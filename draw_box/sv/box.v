==> flow/design.v <==
`timescale 1 ns / 1 ns
module box #(
    parameter IMG_WIDTH = 768,
    parameter IMG_HEIGHT = 576
)(
    input clk,
    input reset,
    input [9:0] x,
    input [9:0] y,
    input [9:0] width,
    input [9:0] height,
    input rd_en,
    input wr_en,
    input [23:0] din,
    output reg [23:0] dout
);
reg [9:0] x_cnt, x_cnt_c, y_cnt, y_cnt_c;
wire [9:0] bottom, top, right, left;
reg [23:0] dout_c;
assign bottom = y - (height/2);
assign top = y + (height/2);
assign left = x - (width/2);
assign right = x + (width/2);
always @(posedge clk or posedge reset) begin
    if (reset == 1'b1) begin
        dout <= 24'b0;
        x_cnt <= 10'b0;
        y_cnt <= 10'b0;  
    end else begin
        dout <= dout_c;
        x_cnt <= x_cnt_c;
        y_cnt <= y_cnt_c;
    end
end
always @(*) begin
    y_cnt_c = y_cnt;
    x_cnt_c = x_cnt + 1;
    if (x_cnt_c >= IMG_WIDTH) begin
        x_cnt_c = 10'b0;
        y_cnt_c = y_cnt + 1;
        if (y_cnt_c >= IMG_HEIGHT) begin
            y_cnt_c = 10'b0;
        end
    end
    dout_c = din;
    if ((y_cnt == top) || (y_cnt == bottom)) begin
        if ((left <= x_cnt) && (x_cnt <= right)) begin
            dout_c = 24'H0000FF;
        end
    end else if ((x_cnt == left) || (x_cnt == right)) begin
        if ((bottom <= y_cnt) && (y_cnt <= top)) begin
            dout_c = 24'H0000FF;
        end
    end
end
endmodule
From RTL to reports: box
The steps from the RTL of box to its reports follow in flow order.
Line numbers count from 1 in the design file above.
Library cell names are shortened.
Not given: --
Set-up
  top: box
  clock input: clk
  library: sky130hd
  corner: tt_025C_1v80

After elaboration
Source: Yosys, flattened and elaborated, memories not mapped. Widths are those after wreduce; folded enables and synchronous resets count as part of the registers. Registers that Yosys merges into a memory's read port (data or address) are not register bits. Print and check cells do not count. Equal cells are merged and count once.
Bit counts
  register bits after elaboration: 44
  input port bits: 68
  elaborated cells: 29
Cells by class
  add/sub/neg operators: 6
  order comparisons: 6
  eq/ne operators: 4
  mux-type cells: 6
  reduce/logical cells: 4
Operator list (count)
  24-bit 2-to-1 mux: 4
  10-bit <= comparator: 4
  10-bit equality test: 4
  10-bit by 1-bit adder with 10-bit output (second input constant): 2
  10-bit greater-or-equal comparator (second input constant): 2
  10-bit by 9-bit adder with 10-bit output: 2
  10-bit by 9-bit subtractor with 10-bit output: 2
  10-bit 2-to-1 mux: 2
  1-bit logical AND: 2
  1-bit logical OR: 2

Longest topological paths
Longest topological path by Yosys (ltp), each cell counted once; first at word level (registers and memories cut), then after technology mapping (sequential cells cut; the memories' decode and read muxes count).
Logic depth
  depth after elaboration: 6
  ABC_AREA: 0
  gate-level depth with buffers: 17

After synthesis
The flow's flattened synthesis, as Yosys stat reports it; memories are mapped. The netlist is that of the ABC_AREA named above (0 if unset); the other value can give another one.
Synthesis totals
  standard cells after synthesis: 517
  synthesis area: 4508.1 µm²
  mapped flip-flops: 44
  buffers: 15
Cells by type (count)
  dfrtp_1: 44
  ha_1: 79
  xnor2_1: 30
  inv_1: 59
  nor2_1: 39
  and2_1: 17
  a21oi_1: 21
  nand3_1: 20
  nand2_1: 25
  o21ai_0: 17
  fa_1: 4
  nand2b_1: 12
  nor2b_1: 12
  nor3_1: 12
  nand4_1: 8
  a211oi_1: 6
  a221oi_1: 5
  o41ai_1: 5
Not listed: further types 48, cells in them 102.

Path before layout
Path of least setup slack by OpenSTA after synthesis, without wires, with an ideal clock, recovery checks aside; 20% of the period is set as input and as output delay. Where synthesis merged equal registers, the netlist keeps one of their names.
Timing path after synthesis
  path kind: input port to flip-flop
  from: input y[0]
  to: register dout[10]
  period: 4.41 ns
  time at the first pin: 0.882 ns
  arrival: 3.931 ns
  required time: 4.291 ns
  setup slack: 0.360 ns
  path delay: 3.168 ns
  stages on the path: 17
  synthesis period reached: 4.05 ns
"path delay" = arrival - input delay + setup time.
"stages on the path" counts driving pins, that of a launching flip-flop among them; a cell with two outputs on the path counts twice.
"synthesis period reached" = period - worst setup slack (recovery checks aside). The figure is calculated, with input and output delays left at 20% of the set period.
The rows between start and end are the longest chain of elaborated cells between them; the timing report does not say that the signal goes this way. Where chains are equally long, one stands for them.
Each line given opens the expression or statement behind the cell; cells for indexed reads and writes are added by Yosys, which also makes memories of some case tables.
On the way, after synthesis
  path through: ha_1 inv_1 fa_1 o21ba_2 o21ai_0 a221oi_1 o21bai_1 a21oi_1 xnor2_1 ha_1 and4_1 a311oi_1 o21ai_1 nor4_1 a32oi_2 buf_4 and2_1
  length of the longest elaborated chain: 6
RTL lines, path after synthesis
  start: declaration: RTL line 9  | input [9:0] y,
  10-bit by 9-bit subtractor with 10-bit output: RTL line 20  | assign bottom = y - (height/2);
  10-bit <= comparator: RTL line 51  | if ((bottom <= y_cnt) && (y_cnt <= top)) begin
  1-bit logical AND: RTL line 51
  24-bit 2-to-1 mux: RTL line 51
  24-bit 2-to-1 mux: RTL line 50  | end else if ((x_cnt == left) || (x_cnt == right)) begin
  24-bit 2-to-1 mux: RTL line 46  | if ((y_cnt == top) || (y_cnt == bottom)) begin
  end: assignment: RTL line 26  | dout <= 24'b0;
  end: assignment: RTL line 30  | dout <= dout_c;
  end: declaration: RTL line 15  | output reg [23:0] dout

Path in the finished layout
From the final timing report of run 1: the path of least setup slack in the routed layout; clock arrival at registers is part of the times.
Timing path post-layout
  path kind: input port to flip-flop
  from: input y[0]
  to: register dout[10]
  period: 4.87 ns
  time at the first pin: 0.97 ns
  arrival: 4.74 ns
  required time: 5.04 ns
  setup slack: 0.30 ns
  stages on the path: 18
The rows between start and end are the longest chain of elaborated cells between them; the timing report does not say that the signal goes this way. Where chains are equally long, one stands for them.
On the way, post-layout
  path through: clkdlybuf4s50_1 ha_1 inv_1 fa_1 o21ba_2 o21ai_0 a221oi_1 o21bai_1 a21oi_1 xnor2_1 ha_1 and4_1 a311oi_1 o21ai_1 nor4_2 a32oi_2 buf_12 and2_1
  length of the longest elaborated chain: 6
RTL lines, path post-layout
  start: declaration: RTL line 9  | input [9:0] y,
  10-bit by 9-bit subtractor with 10-bit output: RTL line 20  | assign bottom = y - (height/2);
  10-bit <= comparator: RTL line 51  | if ((bottom <= y_cnt) && (y_cnt <= top)) begin
  1-bit logical AND: RTL line 51
  24-bit 2-to-1 mux: RTL line 51
  24-bit 2-to-1 mux: RTL line 50  | end else if ((x_cnt == left) || (x_cnt == right)) begin
  24-bit 2-to-1 mux: RTL line 46  | if ((y_cnt == top) || (y_cnt == bottom)) begin
  end: assignment: RTL line 26  | dout <= 24'b0;
  end: assignment: RTL line 30  | dout <= dout_c;
  end: declaration: RTL line 15  | output reg [23:0] dout

Wiki page: box / flow data

Measured data: module box, platform sky130hd, 2 stored runs of the flow under differing settings, order arbitrary. Input and output delays are each 20% of the period that was set; the output load is 0.01 pF.
"worst setup path time (ns)": the worst setup path's part of the clock period (all of it between registers, 20% less for each end at a port) less its slack. A launch clock that arrives late makes it longer, a capture clock that arrives late makes it shorter.
By "finish__power__total" is meant OpenSTA's value without simulated activity: inputs other than the clock are taken to toggle once in ten clock periods, and the tool carries that through the logic.

Flow files of run 1
==> flow/run.sh <==
#!/bin/bash
# the make line also repeats the synthesis and layout settings of config.mk as NAME=value (left out here)
make -C /OpenROAD-flow-scripts/flow DESIGN_CONFIG=/design/flow/config.mk WORK_HOME=/design/flow/orfs CLKGATE_MAP_FILE= finish
==> flow/config.mk <==
export PLATFORM = sky130hd
export DESIGN_NAME = box
export DESIGN_NICKNAME = box
export VERILOG_FILES = /design/flow/design.v
export SDC_FILE = /design/flow/constraint.sdc
export NUM_CORES = 4
export LEC_CHECK = 0
export CAP_MARGIN = 20
export CORE_MARGIN = 2
export CORE_UTILIZATION = 21
export SLEW_MARGIN = 20
==> flow/constraint.sdc <==
create_clock -name core_clock -period 4.87 [get_ports {clk}]
set_input_delay 0.9740 -clock core_clock [delete_from_list [all_inputs] [get_ports {clk}]]
set_output_delay 0.9740 -clock core_clock [all_outputs]
set_load 0.01 [all_outputs]

report of run 1
yosys chip area after synthesis (um^2): 4508.1
finish__design__die__area: 22654.8
finish__design__instance__utilization: 0.2842
finish__timing__setup__ws: 0.301
finish__timing__setup__tns: 0.000
finish__timing__hold__ws: 0.574
finish__power__total: 1.180e-03
worst setup path time (ns): 3.59
worst setup path kind: input port to flip-flop

Flow files of run 2
==> flow/run.sh <==
#!/bin/bash
# the make line also repeats the synthesis and layout settings of config.mk as NAME=value (left out here)
make -C /OpenROAD-flow-scripts/flow DESIGN_CONFIG=/design/flow/config.mk WORK_HOME=/design/flow/orfs CLKGATE_MAP_FILE= finish
==> flow/config.mk <==
export PLATFORM = sky130hd
export DESIGN_NAME = box
export DESIGN_NICKNAME = box
export VERILOG_FILES = /design/flow/design.v
export SDC_FILE = /design/flow/constraint.sdc
export NUM_CORES = 4
export LEC_CHECK = 0
export CAP_MARGIN = 10
export CORE_MARGIN = 3
export CORE_UTILIZATION = 34
export CTS_CLUSTER_DIAMETER = 354
export PLACE_DENSITY_LB_ADDON = 0.15
export SLEW_MARGIN = 35
export TNS_END_PERCENT = 85
==> flow/constraint.sdc <==
create_clock -name core_clock -period 3.01 [get_ports {clk}]
set_input_delay 0.6020 -clock core_clock [delete_from_list [all_inputs] [get_ports {clk}]]
set_output_delay 0.6020 -clock core_clock [all_outputs]
set_load 0.01 [all_outputs]

report of run 2
yosys chip area after synthesis (um^2): 4508.1
finish__design__die__area: 14676.1
finish__design__instance__utilization: 0.5530
finish__timing__setup__ws: -0.678
finish__timing__setup__tns: -15.771
finish__timing__hold__ws: 0.516
finish__power__total: 2.109e-03
worst setup path time (ns): 3.09
worst setup path kind: input port to flip-flop
